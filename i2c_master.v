==> flow/design.v <==
`timescale 1ns / 1ps
module i2c_master(
    input clk_200KHz,                
    inout SDA,                       
    output [11:0] temp_data,          
    output SCL                       
    );
    wire SDA_dir;                    
    reg [3:0] counter = 4'b0;   
    reg clk_reg = 1'b1; 
    assign SCL = clk_reg;   
    parameter [7:0] sensor_address_plus_read = 8'b1001_0111; 
    reg [7:0] tMSB = 8'b0;                                   
    reg [7:0] tLSB = 8'b0;                                   
    reg o_bit = 1'b1;                                        
    reg [11:0] count = 12'b0;                                
    reg [11:0] temp_data_reg;					             
    localparam [4:0] POWER_UP   = 5'h00,
                     START      = 5'h01,
                     SEND_ADDR6 = 5'h02,
					 SEND_ADDR5 = 5'h03,
					 SEND_ADDR4 = 5'h04,
					 SEND_ADDR3 = 5'h05,
					 SEND_ADDR2 = 5'h06,
					 SEND_ADDR1 = 5'h07,
					 SEND_ADDR0 = 5'h08,
					 SEND_RW    = 5'h09,
                     REC_ACK    = 5'h0A,
                     REC_MSB7   = 5'h0B,
					 REC_MSB6	= 5'h0C,
					 REC_MSB5	= 5'h0D,
					 REC_MSB4	= 5'h0E,
					 REC_MSB3	= 5'h0F,
					 REC_MSB2	= 5'h10,
					 REC_MSB1	= 5'h11,
					 REC_MSB0	= 5'h12,
                     SEND_ACK   = 5'h13,
                     REC_LSB7   = 5'h14,
					 REC_LSB6	= 5'h15,
					 REC_LSB5	= 5'h16,
					 REC_LSB4	= 5'h17,
					 REC_LSB3	= 5'h18,
					 REC_LSB2	= 5'h19,
					 REC_LSB1	= 5'h1A,
					 REC_LSB0	= 5'h1B,
                     NACK       = 5'h1C;
    reg [4:0] state_reg = POWER_UP;                          
    always @(posedge clk_200KHz) begin
            if(counter == 9) begin
                counter <= 4'b0;
                clk_reg <= ~clk_reg;     
            end
            else
                counter <= counter + 1;
			count <= count + 1;
            case(state_reg)
                POWER_UP    : begin
                                if(count == 12'd1999)
                                    state_reg <= START;
                end
                START       : begin
                                if(count == 12'd2004)
                                    o_bit <= 1'b0;           
                                if(count == 12'd2013)
                                    state_reg <= SEND_ADDR6; 
                end
                SEND_ADDR6  : begin
                                o_bit <= sensor_address_plus_read[7];
                                if(count == 12'd2033)
                                    state_reg <= SEND_ADDR5;
                end
				SEND_ADDR5  : begin
                                o_bit <= sensor_address_plus_read[6];
                                if(count == 12'd2053)
                                    state_reg <= SEND_ADDR4;
                end
				SEND_ADDR4  : begin
                                o_bit <= sensor_address_plus_read[5];
                                if(count == 12'd2073)
                                    state_reg <= SEND_ADDR3;
                end
				SEND_ADDR3  : begin
                                o_bit <= sensor_address_plus_read[4];
                                if(count == 12'd2093)
                                    state_reg <= SEND_ADDR2;
                end
				SEND_ADDR2  : begin
                                o_bit <= sensor_address_plus_read[3];
                                if(count == 12'd2113)
                                    state_reg <= SEND_ADDR1;
                end
				SEND_ADDR1  : begin
                                o_bit <= sensor_address_plus_read[2];
                                if(count == 12'd2133)
                                    state_reg <= SEND_ADDR0;
                end
				SEND_ADDR0  : begin
                                o_bit <= sensor_address_plus_read[1];
                                if(count == 12'd2153)
                                    state_reg <= SEND_RW;
                end
				SEND_RW     : begin
                                o_bit <= sensor_address_plus_read[0];
				if(count == 12'd2169)
                                    state_reg <= REC_ACK;
                end
                REC_ACK     : begin
                                if(count == 12'd2189)
                                    state_reg <= REC_MSB7;
                end
                REC_MSB7     : begin
                                tMSB[7] <= i_bit;
                                if(count == 12'd2209)
                                    state_reg <= REC_MSB6;
                end
				REC_MSB6     : begin
                                tMSB[6] <= i_bit;
                                if(count == 12'd2229)
                                    state_reg <= REC_MSB5;
                end
				REC_MSB5     : begin
                                tMSB[5] <= i_bit;
                                if(count == 12'd2249)
                                    state_reg <= REC_MSB4;
                end
				REC_MSB4     : begin
                                tMSB[4] <= i_bit;
                                if(count == 12'd2269)
                                    state_reg <= REC_MSB3;
                end
				REC_MSB3     : begin
                                tMSB[3] <= i_bit;
                                if(count == 12'd2289)
                                    state_reg <= REC_MSB2;
                end
				REC_MSB2     : begin
                                tMSB[2] <= i_bit;
                                if(count == 12'd2309)
                                    state_reg <= REC_MSB1;
                end
				REC_MSB1     : begin
                                tMSB[1] <= i_bit;
                                if(count == 12'd2329)
                                    state_reg <= REC_MSB0;
                end
				REC_MSB0     : begin
								o_bit <= 1'b0;
                                tMSB[0] <= i_bit;
                                if(count == 12'd2349)
                                    state_reg <= SEND_ACK;
                end
                SEND_ACK   : begin
                                if(count == 12'd2369)
                                    state_reg <= REC_LSB7;
                end
                REC_LSB7    : begin
                                tLSB[7] <= i_bit;
                                if(count == 12'd2389)
									state_reg <= REC_LSB6;
                end
                REC_LSB6    : begin
                                tLSB[6] <= i_bit;
                                if(count == 12'd2409)
									state_reg <= REC_LSB5;
                end
				REC_LSB5    : begin
                                tLSB[5] <= i_bit;
                                if(count == 12'd2429)
									state_reg <= REC_LSB4;
                end
				REC_LSB4    : begin
                                tLSB[4] <= i_bit;
                                if(count == 12'd2449)
									state_reg <= REC_LSB3;
                end
				REC_LSB3    : begin
                                tLSB[3] <= i_bit;
                                if(count == 12'd2469)
									state_reg <= REC_LSB2;
                end
				REC_LSB2    : begin
                                tLSB[2] <= i_bit;
                                if(count == 12'd2489)
									state_reg <= REC_LSB1;
                end
				REC_LSB1    : begin
                                tLSB[1] <= i_bit;
                                if(count == 12'd2509)
									state_reg <= REC_LSB0;
                end
				REC_LSB0    : begin
								o_bit <= 1'b1;
                                tLSB[0] <= i_bit;
                                if(count == 12'd2529)
									state_reg <= NACK;
                end
                NACK        : begin
                                if(count == 12'd2559) begin
									count <= 12'd2000;
                                    state_reg <= START;
								end
                end
            endcase     
    end      
    always @(posedge clk_200KHz)
        if(state_reg == NACK)
            temp_data_reg <= { tMSB[6:0], tLSB[7:3] };
    assign SDA_dir = (state_reg == POWER_UP || state_reg == START || state_reg == SEND_ADDR6 || state_reg == SEND_ADDR5 ||
					  state_reg == SEND_ADDR4 || state_reg == SEND_ADDR3 || state_reg == SEND_ADDR2 || state_reg == SEND_ADDR1 ||
                      state_reg == SEND_ADDR0 || state_reg == SEND_RW || state_reg == SEND_ACK || state_reg == NACK) ? 1 : 0;
    assign SDA = SDA_dir ? o_bit : 1'bz;
    assign i_bit = SDA;
    assign temp_data = temp_data_reg;
endmodule
* From RTL to reports: i2c_master
Tool output for the design above, in the order of the flow.
Lines are those of the file above, counted from 1.
Operators: Yosys type, input widths -> output width; for muxes data width and select width s.
Cell names lack the library's common part.
A cell with n/a has no value.
- Top :: i2c_master
- Clock :: clk_200KHz
- Standard-cell library :: sky130hd
- Library corner :: tt_025C_1v80

* Word-level counts
Source: Yosys, flattened and elaborated, memories not mapped. Widths are those after wreduce. Registers that Yosys merges into a memory's read port (data or address) are not register bits. Print and check cells do not count. Equal cells are merged and count once.
- Add/sub/neg operators :: 2
- Equality and inequality tests :: 89
- Mux-type cells :: 36
- Bitwise gates (word level) :: 1
- Reduce/logical cells :: 18
** Operators by type and width (number)
- $eq 12x12->1 const B :: 26
- $pmux 5 s29 :: 1
- $mux 5 :: 29
- $eq 5x5->1 const B :: 13
- $ne 2x2->1 const B :: 30
- $eq 12x11->1 const B :: 4
- $eq 5x4->1 const B :: 8
- $reduce_and 30->1 :: 1
- $reduce_bool 29->1 :: 1
- $mux 12 :: 2
- $eq 5x3->1 const B :: 4
- $add 12x1->12 const B :: 1
- $logic_or 1x1->1 :: 11
- $eq 5x2->1 const B :: 2
- $reduce_or 6->1 :: 1
- $eq 5x1->1 const B :: 1
- $logic_not 5->1 :: 1
- $add 4x1->4 const B :: 1
- $eq 4x4->1 const B :: 1
- $reduce_or 4->1 :: 1
- $reduce_bool 3->1 :: 1
- $pmux 1 s3 :: 1
- $mux 1 :: 3
- $reduce_and 2->1 :: 1
- $not 1->1 :: 1
- Bits in registers :: 47
- Word-level cells :: 164

* Longest topological paths
Depth = most cells in a row (Yosys ltp): at word level without a register or memory, in the mapped netlist without a sequential cell, where the memories' decode and read muxes count.
- Depth after elaboration :: 14
- ABC_AREA :: 0
- Depth in mapped cells :: 8
- Depth with buffers taken out :: 8

* Mapped cells and area
The flow's flattened synthesis, as Yosys stat reports it; memories are mapped. The netlist is that of the ABC_AREA named above (0 if unset); the other value can give another one.
** Cells by type (number)
- edfxtp_1 :: 31
- dfxtp_1 :: 16
- nor2_1 :: 34
- nand2_1 :: 30
- nand3_1 :: 15
- xor2_1 :: 8
- ha_1 :: 5
- clkbuf_1 :: 14
- o2111ai_1 :: 6
- nor2b_1 :: 8
- o21ai_0 :: 9
- o31ai_1 :: 6
- nand2b_1 :: 6
- nor3_1 :: 7
- xnor2_1 :: 4
- inv_1 :: 9
- nor4bb_1 :: 3
- o311ai_0 :: 3
Not listed: further types 35, cells in them 50.
- Standard cells after synthesis :: 264
- Cell area after synthesis :: 2556.2 um2
- Flip-flops :: 47
- Buffer cells :: 17

* Worst setup path after synthesis
Path of least setup slack by OpenSTA after synthesis, without wires, with an ideal clock, recovery checks aside; 20% of the period is set as input and as output delay. Where synthesis merged equal registers, the netlist keeps one of their names.
- Path type :: reg2reg
- Start :: register count[8]
- End :: register state_reg[0]
- Clock period :: 3.96 ns
- Library setup time :: 0.370 ns
- Time at the first pin :: 0.000 ns
- Data arrival time :: 2.630 ns
- Required time :: 3.590 ns
- Path slack :: 0.960 ns
- Path delay :: 3.000 ns
- Stages on the path :: 8
- Path buffers :: 1
- Synthesis period reached :: 3.0 ns
"path delay" = arrival - input delay + setup time.
"stages on the path": output pins that drive a net of the path, with the launching flip-flop's if there is one; two outputs of one cell count as two.
"synthesis period reached" is the clock period less the worst setup slack; recovery checks do not enter. This is arithmetic on one report: input and output delays are still those of the set period (20% each).
The rows between start and end are the longest chain of elaborated cells between them; the timing report does not say that the signal goes this way. Where chains are equally long, one stands for them.
Each line given opens the expression or statement behind the cell; cells for indexed reads and writes are added by Yosys, which also makes memories of some case tables.
At most two assigning lines are given for a register; there are more.
Only ways into the end's enable, where the timed path ends, are counted here.
- Path through :: dfxtp_1 > buf_6 > or4b_4 > or3_4 > o311ai_2 > nand4_1 > or4_1 > nor4_2
- Length of the longest elaborated chain :: 3
- Elaborated cells on any way between the ends :: 59
- Those cells by class :: 58 x eq/ne; 1 x reduce/logical
** Ends and longest elaborated chain, after synthesis
- from (decl) :: line 16 : reg [11:0] count = 12'b0;
- from (assign) :: line 55 : count <= count + 1;
- from (assign) :: line 199 : count <= 12'd2000;
- $eq 12x12->1 :: line 198 : if(count == 12'd2559) begin
- $ne 2x2->1
- $reduce_and 30->1
- to (assign) :: line 195 : state_reg <= NACK;
- to (assign) :: line 200 : state_reg <= START;
- to (decl) :: line 47 : reg [4:0] state_reg = POWER_UP;

* Worst path after layout
Path of least setup slack in the final report of record 1 (OpenROAD, finished layout, wires in). Where an end is a register, its clock arrival counts in the times.
- Path type :: reg2reg
- Start :: register count[8]
- End :: register state_reg[0]
- Clock period :: 2.62 ns
- Library setup time :: 0.27 ns
- Time at the first pin :: 0.30 ns
- Data arrival time :: 2.71 ns
- Required time :: 2.65 ns
- Path slack :: -0.07 ns
- Stages on the path :: 8
- Path buffers :: 1
The rows between start and end are the longest chain of elaborated cells between them; the timing report does not say that the signal goes this way. Where chains are equally long, one stands for them.
At most two assigning lines are given for a register; there are more.
Only ways into the end's enable, where the timed path ends, are counted here.
- Path through :: dfxtp_1 > or4b_4 > or3_4 > o311ai_4 > nand4_1 > or4_4 > nor4_4 > buf_4
- Length of the longest elaborated chain :: 3
- Elaborated cells on any way between the ends :: 59
- Those cells by class :: 58 x eq/ne; 1 x reduce/logical
** Ends and longest elaborated chain, after layout
- from (decl) :: line 16 : reg [11:0] count = 12'b0;
- from (assign) :: line 55 : count <= count + 1;
- from (assign) :: line 199 : count <= 12'd2000;
- $eq 12x12->1 :: line 198 : if(count == 12'd2559) begin
- $ne 2x2->1
- $reduce_and 30->1
- to (assign) :: line 195 : state_reg <= NACK;
- to (assign) :: line 200 : state_reg <= START;
- to (decl) :: line 47 : reg [4:0] state_reg = POWER_UP;

Appendix: measured runs

Below are 2 stored runs of the flow (Yosys, OpenROAD; platform sky130hd) on i2c_master, each with its settings and what was measured, unordered. Constraints: input delay and output delay 20% of the set period each, output load 0.01 pF.
"period reached" means the clock period less the worst setup slack. The figure is calculated, with input and output delays left at 20% of the set period.
"worst path time" = time allowed to the worst setup path (clock period - input delay - output delay, where it has them) - its slack; a late launch clock adds to it, a late capture clock takes from it.
"total design power" rests on the timing tool's default activity at the inputs, not on a simulated workload.

** Record 1
- Settings :: period_ns=2.62; CAP_MARGIN=20; CORE_MARGIN=2; CORE_UTILIZATION=40; SLEW_MARGIN=20
- Period reached :: 2.686 ns
- Summed negative setup slack :: -0.314 ns
- Standard-cell area of the final layout :: 3228.1 um2
- Lowest hold slack :: 0.313 ns
- Worst path time :: 2.69 ns
- Worst setup path type :: reg2reg
- Area of the die :: 7045.9 um2
- Chip area after synthesis (Yosys) :: 2556.2 um2
- Total design power :: 1.259 mW
- Utilization after routing :: 51.4 %
- Setup slack of the critical path :: -0.066 ns

** Record 2
- Settings :: period_ns=5.35; CORE_UTILIZATION=66; SETUP_SLACK_MARGIN=1.22; PLACE_DENSITY_LB_ADDON=0.18; CELL_PAD_IN_SITES_GLOBAL_PLACEMENT=0; TNS_END_PERCENT=90; SLEW_MARGIN=5; MAX_ROUTING_LAYER=met4; CAP_MARGIN=20; CORE_MARGIN=2
- Period reached :: 3.176 ns
- Summed negative setup slack :: 0.000 ns
- Standard-cell area of the final layout :: 2813.9 um2
- Lowest hold slack :: 0.427 ns
- Worst path time :: 3.18 ns
- Worst setup path type :: reg2reg
- Area of the die :: 4387.1 um2
- Chip area after synthesis (Yosys) :: 2556.2 um2
- Total design power :: 0.6833 mW
- Utilization after routing :: 76.3 %
- Setup slack of the critical path :: 2.174 ns
