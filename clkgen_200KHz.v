==> flow/design.v <==
`timescale 1ns / 1ps
module clkgen_200KHz(
    input clk_100MHz,
    output clk_200KHz
    );
    reg [7:0] counter = 8'h00;
    reg clk_reg = 1'b1;
    always @(posedge clk_100MHz) begin
        if(counter == 249) begin
            counter <= 8'h00;
            clk_reg <= ~clk_reg;
        end
        else
            counter <= counter + 1;
    end
    assign clk_200KHz = clk_reg;
endmodule
# == Tool chain data of clkgen_200KHz ==
# What the tools print for clkgen_200KHz, step after step.
# Lines are those of the file above, counted from 1.
# Operators: Yosys type, input widths -> output width; for muxes data width and select width s.
# The mark - stands for no value.
# setup
top_module,clkgen_200KHz
clk_port,clk_100MHz
lib,sky130hd
pvt_corner,tt_025C_1v80

# == After elaboration ==
# Source: Yosys, flattened and elaborated, memories not mapped. Widths are those after wreduce; folded enables and synchronous resets count as part of the registers. Registers that Yosys merges into a memory's read port (data or address) are not register bits. Print and check cells do not count. Equal cells are merged and count once.
# word_totals
ff_bits,9
in_bits,1
output_inout_bits,1
word_cells,5
# op_classes
n_addsub,1
n_eq,1
logic,1
# ops
cell,count
$add 8x1->8 const B,1
$eq 8x8->1 const B,1
$not 1->1,1

# == Depth ==
# Longest topological path by Yosys (ltp), each cell counted once; first at word level (registers and memories cut), then after technology mapping (sequential cells cut; the memories' decode and read muxes count).
# logic_depth
depth_word,1
abc_area,0
ltp_mapped,5
mapped_depth_nobuf,5

# == Netlist ==
# Yosys stat after the flow's synthesis: flattened, memories mapped to cells. It holds for the ABC_AREA given above (unset counts as 0); a run with the other value may have another netlist.
# Totals and module areas in this step are rounded.
# by_type
type,count,type_area_um2
sky130_fd_sc_hd__dfxtp_1,8,160.154
sky130_fd_sc_hd__edfxtp_1,1,30.029
sky130_fd_sc_hd__ha_1,2,25.024
sky130_fd_sc_hd__nand4_4,1,21.27
sky130_fd_sc_hd__mux2i_1,2,20.019
sky130_fd_sc_hd__nand2_1,5,18.768
sky130_fd_sc_hd__or3_1,3,18.768
sky130_fd_sc_hd__xor2_1,2,17.517
sky130_fd_sc_hd__inv_1,4,15.014
sky130_fd_sc_hd__nand3_1,3,15.014
sky130_fd_sc_hd__o21ai_1,3,15.014
sky130_fd_sc_hd__nor2_1,3,11.261
sky130_fd_sc_hd__a21oi_1,2,10.01
sky130_fd_sc_hd__nor3_2,1,10.01
sky130_fd_sc_hd__nand4b_1,1,8.758
sky130_fd_sc_hd__o211ai_1,1,7.507
sky130_fd_sc_hd__nand2b_1,1,6.256
sky130_fd_sc_hd__o21ai_0,1,5.005
# synth_totals
mapped_cells,44
area_um2,415
seq_area_um2,190
flip_flops,9
buffers,0

# == Timing after synthesis ==
# Path of least setup slack by OpenSTA after synthesis, without wires, with an ideal clock, recovery checks aside; 20% of the period is set as input and as output delay. Where synthesis merged equal registers, the netlist keeps one of their names.
# synth_timing
path_type,register to register
from,register counter[0]
to,register clk_reg
tclk_ns,1.55
setup_time_ns,0.325
t_first_pin_ns,0.000
arrival_ns,0.816
required_time_ns,1.225
slack_ns,0.409
path_delay_ns,1.141
stages,4
path_buffers,0
synth_period_reached_ns,1.141
# "path_delay_ns" is the arrival time less input delay plus setup time.
# "stages" counts driving pins, that of a launching flip-flop among them; a cell with two outputs on the path counts twice.
# "synth_period_reached_ns" = period - worst setup slack (recovery checks aside). The figure is calculated, with input and output delays left at 20% of the set period.
# Between the ends stands the longest chain of elaborated cells between them, by number of cells; it is not shown to be the way that was timed. Of several equally long chains one is given.
# A line is the first line of the expression or statement that the cell stems from. Yosys adds cells for indexed reads and writes and turns some case tables into memories.
# synth_via
path_cell_list,sky130_fd_sc_hd__dfxtp_1 -> sky130_fd_sc_hd__ha_1 -> sky130_fd_sc_hd__nand2b_1 -> sky130_fd_sc_hd__nor3_2
elab_chain_cells,1
cone_cells,1
lines_between,1
cone_classes,1 x eq/ne
# synth_rtl
item,line_no,rtl
"start, declared",6,reg [7:0] counter = 8'h00;
"start, assigned",10,counter <= 8'h00;
"start, assigned",14,counter <= counter + 1;
$eq 8x8->1,9,if(counter == 249) begin
"end, assigned",11,clk_reg <= ~clk_reg;
"end, declared",7,reg clk_reg = 1'b1;

# clkgen_200KHz: 2 stored runs of the Yosys and OpenROAD flow on sky130hd. The settings differ; the order carries no meaning. The constraints put input and output delay at 20% of the set period each and load the outputs with 0.01 pF.
# A setting shown as -- is not set for that run.
setting or result,stored run 1,stored run 2
period_ns,0.861,0.899
CORE_UTILIZATION,34,40
SETUP_SLACK_MARGIN,0.12,0.02
CORE_ASPECT_RATIO,0.64,1.26
CORE_MARGIN,4,8
TNS_END_PERCENT,60,35
GPL_TIMING_DRIVEN,0,--
GPL_ROUTABILITY_DRIVEN,1,--
CTS_CLUSTER_DIAMETER,331,--
SLEW_MARGIN,5,20
MIN_ROUTING_LAYER,met1,--
MAX_ROUTING_LAYER,met5,--
CAP_MARGIN,20,20
PLACE_DENSITY_LB_ADDON,--,0.23
CELL_PAD_IN_SITES_GLOBAL_PLACEMENT,--,1
ABC_AREA,--,0
# Stored run 1: no results, floorplanning failed with PDN-0185
# Stored run 2: no results, floorplanning failed with PDN-0185
